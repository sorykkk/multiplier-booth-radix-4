==> flow/design.v <==
module mult_control_unit(
    input            clk, rst_b,
    input            bgn,
    input            cnt,
    input  wire[2:0] q_0,
    output reg       fin,
    output reg       c0, c2, c3, c4, c5, c6, c7
);
    typedef enum bit[3:0] {
            START = 4'b0000,
            S0    = 4'b0001,
            S2    = 4'b0010,
            S3    = 4'b0011,
            S4    = 4'b0100,
            S5    = 4'b0101,
            S6    = 4'b0110,
            S7    = 4'b0111,
            SC    = 4'b1000,
            S8    = 4'b1001,
            S9    = 4'b1010
    }state_e;
    state_e state;
    state_e next;
    always @(posedge clk, negedge rst_b) begin
        if(!rst_b) state <= START;
        else       state <= next;
    end
    always @* begin
        next = START;
        case(state)
            START : if(!bgn)                  next = START;
                    else                      
                    begin 
                                              next = S0;
                                              c0 = 1'b1;  
                    end
            S0    :                           next = SC;
            SC    :  if     (q_0 == 3'b010 || 
                             q_0 == 3'b001)   next = S2;
                     else if(q_0 == 3'b101 || 
                             q_0 == 3'b110)   next = S3;
                     else if(q_0 == 3'b011)   next = S4;
                     else if(q_0 == 3'b100)   next = S5;
                     else if(q_0 == 3'b000 || 
                             q_0 == 3'b111)   next = S6;
            S2    :                           next = S6;
            S3    :                           next = S6;
            S4    :                           next = S6;
            S5    :                           next = S6;
            S6    : if(!cnt)                  next = S7;
                    else                      next = S8;
            S7    :                           next = SC;
            S8    :                           next = S9;
            S9    :                           next = START;
        endcase
    end
    always @(posedge clk, negedge rst_b) begin
        {c0, c2, c3, c4, c5, c6, c7, fin} <= 8'b0;
        case(next)
            S2   :  c2           <= 1'b1;
            S3   :  {c2, c3}     <= 2'b11;
            S4   :  {c2, c4}     <= 2'b11;
            S5   :  {c2, c3, c4} <= 3'b111;
            S6   :  c5           <= 1'b1;
            S7   :  c6           <= 1'b1;
            S8   :  {c7, fin}    <= 2'b11;
        endcase
    end
endmodule
module mult_reg_a #(parameter WIDTH=32)(
    input                   clk, rst_b, 
    input                   clr, ld_obus,
    input                   ld_sum,
    input                   sh_r,
    input                   sh_i,
    input  wire [WIDTH:0]   sum,
    output reg  [WIDTH-1:0] obus,
    output reg  [WIDTH:0]   a
);
    always @(posedge clk, negedge rst_b) begin
        if(!rst_b || clr) 
            a <= {(WIDTH+1){1'b0}};
        else if(sh_r)
            a <= {{2{sh_i}}, a[WIDTH:2]};
        else if(ld_sum) 
            a <= sum;
    end
    always @*
        obus = (ld_obus)? a[WIDTH-1:0]: {WIDTH{1'bz}};
endmodule
module mult_counter #(parameter WIDTH=8)(
    input                 clk, rst_b, ld, clr,
    output reg[WIDTH-1:0] out
);
    always @(posedge clk, negedge rst_b) begin
        if(!rst_b || clr) out <= {WIDTH{1'b0}};
        else if(ld)       out <= out+1;
    end
endmodule
module mult_reg_q #(parameter WIDTH=32) (
    input                    clk, rst_b,
    input                    ld_ibus, ld_obus,
    input                    sh_r,
    input  wire [1:0]        sh_i,
    input  wire [WIDTH-1:0]  ibus,
    output reg  [WIDTH-1:0]  obus,
    output reg  [WIDTH-1:-1] q
);
    always @(posedge clk, negedge rst_b) begin
        if(!rst_b) 
            q            <= {(WIDTH+1){1'b0}};
        else if(ld_ibus) 
            q[WIDTH-1:0] <= ibus;
        else if(sh_r) begin
            q            <= {sh_i, q[WIDTH-1:1]};
        end
    end
    always @* 
        obus = (ld_obus)?q[WIDTH-1:0]:{WIDTH{1'bz}};
endmodule
module mult_reg_m #(parameter WIDTH=32)(
    input                   clk, rst_b, ld_ibus,
    input  wire [WIDTH-1:0] ibus,
    output reg  [WIDTH-1:0] m
);
    always @(posedge clk, negedge rst_b) begin
        if(!rst_b)       m <= {WIDTH{1'b0}};
        else if(ld_ibus) m <= ibus;
    end
endmodule
module mult #(parameter WIDTH=32)(
    input                  clk, rst_b,
    input                  bgn,
    input  reg [WIDTH-1:0] ibusA, ibusB,
    output wire[WIDTH-1:0] obusA, obusB,
    output reg             fin
);
    reg[WIDTH:0]             A;
    reg[WIDTH-1:-1]          Q;
    reg[WIDTH-1:0]           M;
    reg[WIDTH:0]             INV;
    reg[$clog2(WIDTH/2)-1:0] cnt;
    reg is_cnt,
        c0, c1, c2, c3, c4, c5, c6, c7, c8;
    wire [WIDTH:0] sum;
    assign INV = ((c4)? {M[WIDTH-1:0], 1'b0 } : {M[WIDTH-1], M[WIDTH-1:0]}) ^ {(WIDTH+1){c3}};
    parallel_adder #(WIDTH) adder_inst(.cin(c3), .a(INV), .b(A), .sum, .cout());
    mult_reg_m #(WIDTH) m_reg (.clk, .rst_b, .ld_ibus(c0), .ibus(ibusA), .m(M));
    mult_reg_a #(WIDTH) a_reg (.clk, .rst_b, .clr(c0),     
                               .ld_sum(c2),  .sum(sum), 
                               .sh_r(c5),    .sh_i(A[WIDTH]), 
                               .ld_obus(c7), .obus(obusA), 
                               .a(A));
    mult_reg_q #(WIDTH) q_reg (.clk, .rst_b, 
                               .ld_ibus(c0), .ibus(ibusB),        
                               .sh_r(c5),    .sh_i(A[1:0]), 
                               .ld_obus(c7), .obus(obusB),  
                               .q(Q));
    mult_counter #($clog2(WIDTH/2))  cnt_inst(.clk, .rst_b, .ld(c6), .out(cnt), .clr(c0));
    assign is_cnt = &cnt;
    mult_control_unit cntrl_inst(.clk, .rst_b, 
                                 .bgn, .c0, .c2, 
                                 .c3,  .c4, .c5, .c6, 
                                 .c7,  .fin,.q_0(Q[1:-1]), 
                                 .cnt(is_cnt));
endmodule
Reports on mult_reg_m
The steps from the RTL of mult_reg_m to its reports follow in flow order.
Lines are those of the file above, counted from 1.
Operators: Yosys type, input widths -> output width; for muxes data width and select width s.
{"block": "inputs", "top": "mult_reg_m", "clock": "clk", "lib": "sky130hd", "corner": "tt_025C_1v80"}

After elaboration
Yosys after proc, flatten, opt, wreduce and memory -nomap, before mapping. Enables and synchronous resets that opt folds into registers are not counted as muxes. Memory bits, and registers merged into a memory's read port (data or address), are not among the register bits. Print and check cells are not counted. Equal cells are merged and count once.
{"block": "word_totals", "reg_bits": 32, "word_cells": 1, "out_inout_bits": 32, "in_bits": 35}

Depth
Longest topological path by Yosys (ltp), each cell counted once; first at word level (registers and memories cut), then after technology mapping (sequential cells cut; the memories' decode and read muxes count).
{"block": "logic_depth", "word_depth": 0, "abc_area": 0, "mapped_depth": 3, "ltp_nobuf": 1}

Netlist
The flow's flattened synthesis, as Yosys stat reports it; memories are mapped. The netlist is that of the ABC_AREA named above (0 if unset); the other value can give another one.
Totals and module areas in this step are rounded.
{"block": "by_type", "type": "sky130_fd_sc_hd__dfrtp_1", "count": 32, "area_total_um2": 800.768}
{"block": "by_type", "type": "sky130_fd_sc_hd__mux2_4", "count": 30, "area_total_um2": 450.432}
{"block": "by_type", "type": "sky130_fd_sc_hd__buf_12", "count": 3, "area_total_um2": 60.058}
{"block": "by_type", "type": "sky130_fd_sc_hd__mux2_2", "count": 2, "area_total_um2": 22.522}
{"block": "by_type", "type": "sky130_fd_sc_hd__buf_6", "count": 1, "area_total_um2": 11.261}
{"block": "synth_totals", "sequential_area_um2": 800, "ffs": 32, "buf_cells": 4, "cells": 68, "area_um2": 1300}

Worst setup path after synthesis
Path of least setup slack by OpenSTA after synthesis, without wires, with an ideal clock, recovery checks aside; 20% of the period is set as input and as output delay. Where synthesis merged equal registers, the netlist keeps one of their names.
{"block": "synth_path", "kind": "input to register", "from": "input ld_ibus", "to": "register m[0]", "delay_ps": 667, "t_required_ps": 845, "t_arrival_ps": 736, "setup_slack_ps": 109, "input_delay_ps": 194, "setup_ps": 125, "driving_pins": 3, "launch_ps": 194, "clock_period_ps": 970, "n_path_buf": 2, "synth_period_reached_ps": 861}
"delay_ps" is the arrival time less input delay plus setup time.
"driving_pins": output pins that drive a net of the path, with the launching flip-flop's if there is one; two outputs of one cell count as two.
"synth_period_reached_ps" = period - worst setup slack (recovery checks aside). The figure is calculated, with input and output delays left at 20% of the set period.
{"block": "synth_via", "cell_sequence": "sky130_fd_sc_hd__buf_6 sky130_fd_sc_hd__buf_12 sky130_fd_sc_hd__mux2_4", "elab_chain_len": 0, "cells_between": 0, "cone_lines": 0}
{"block": "synth_rtl", "item": "from (decl)", "line": 122, "source": "input                   clk, rst_b, ld_ibus,"}
{"block": "synth_rtl", "item": "to (assign)", "line": 127, "source": "if(!rst_b)       m <= {WIDTH{1'b0}};"}
{"block": "synth_rtl", "item": "to (assign)", "line": 128, "source": "else if(ld_ibus) m <= ibus;"}
{"block": "synth_rtl", "item": "to (decl)", "line": 124, "source": "output reg  [WIDTH-1:0] m"}

FLOW RESULTS
============

mult_reg_m: 2 stored runs of the Yosys and OpenROAD flow on sky130hd. The settings differ; the order carries no meaning. The constraints put input and output delay at 20% of the set period each and load the outputs with 0.01 pF.

Record 1
==> flow/run.sh <==
#!/bin/bash
# the make line also repeats the synthesis and layout settings of config.mk as NAME=value (left out here)
make -C /OpenROAD-flow-scripts/flow DESIGN_CONFIG=/design/flow/config.mk WORK_HOME=/design/flow/orfs CLKGATE_MAP_FILE= finish
==> flow/config.mk <==
export PLATFORM = sky130hd
export DESIGN_NAME = mult_reg_m
export DESIGN_NICKNAME = mult_reg_m
export VERILOG_FILES = /design/flow/design.v
export SDC_FILE = /design/flow/constraint.sdc
export NUM_CORES = 4
export LEC_CHECK = 0
export CAP_MARGIN = 0
export CELL_PAD_IN_SITES_DETAIL_PLACEMENT = 1
export CELL_PAD_IN_SITES_GLOBAL_PLACEMENT = 1
export CORE_ASPECT_RATIO = 0.88
export CORE_MARGIN = 8
export CORE_UTILIZATION = 68
export GPL_TIMING_DRIVEN = 0
export MAX_ROUTING_LAYER = met5
export PLACE_DENSITY = 0.71
export SLEW_MARGIN = 20
==> flow/constraint.sdc <==
create_clock -name core_clock -period 0.813 [get_ports {clk}]
set_input_delay 0.1626 -clock core_clock [delete_from_list [all_inputs] [get_ports {clk}]]
set_output_delay 0.1626 -clock core_clock [all_outputs]
set_load 0.01 [all_outputs]

==> results of record 1, as JSON <==
{
  "outcome": "incomplete, placement halted on GPL-0301"
}

Record 2
==> flow/run.sh <==
#!/bin/bash
# the make line also repeats the synthesis and layout settings of config.mk as NAME=value (left out here)
make -C /OpenROAD-flow-scripts/flow DESIGN_CONFIG=/design/flow/config.mk WORK_HOME=/design/flow/orfs CLKGATE_MAP_FILE= finish
==> flow/config.mk <==
export PLATFORM = sky130hd
export DESIGN_NAME = mult_reg_m
export DESIGN_NICKNAME = mult_reg_m
export VERILOG_FILES = /design/flow/design.v
export SDC_FILE = /design/flow/constraint.sdc
export NUM_CORES = 4
export LEC_CHECK = 0
export ABC_AREA = 1
export CAP_MARGIN = 20
export CORE_MARGIN = 5
export CORE_UTILIZATION = 67
export MIN_ROUTING_LAYER = met2
export SETUP_SLACK_MARGIN = 0.02
export SLEW_MARGIN = 40
export TNS_END_PERCENT = 65
==> flow/constraint.sdc <==
create_clock -name core_clock -period 0.853 [get_ports {clk}]
set_input_delay 0.1706 -clock core_clock [delete_from_list [all_inputs] [get_ports {clk}]]
set_output_delay 0.1706 -clock core_clock [all_outputs]
set_load 0.01 [all_outputs]

==> results of record 2, as JSON <==
{
  "outcome": "incomplete, placement halted on GPL-0301"
}
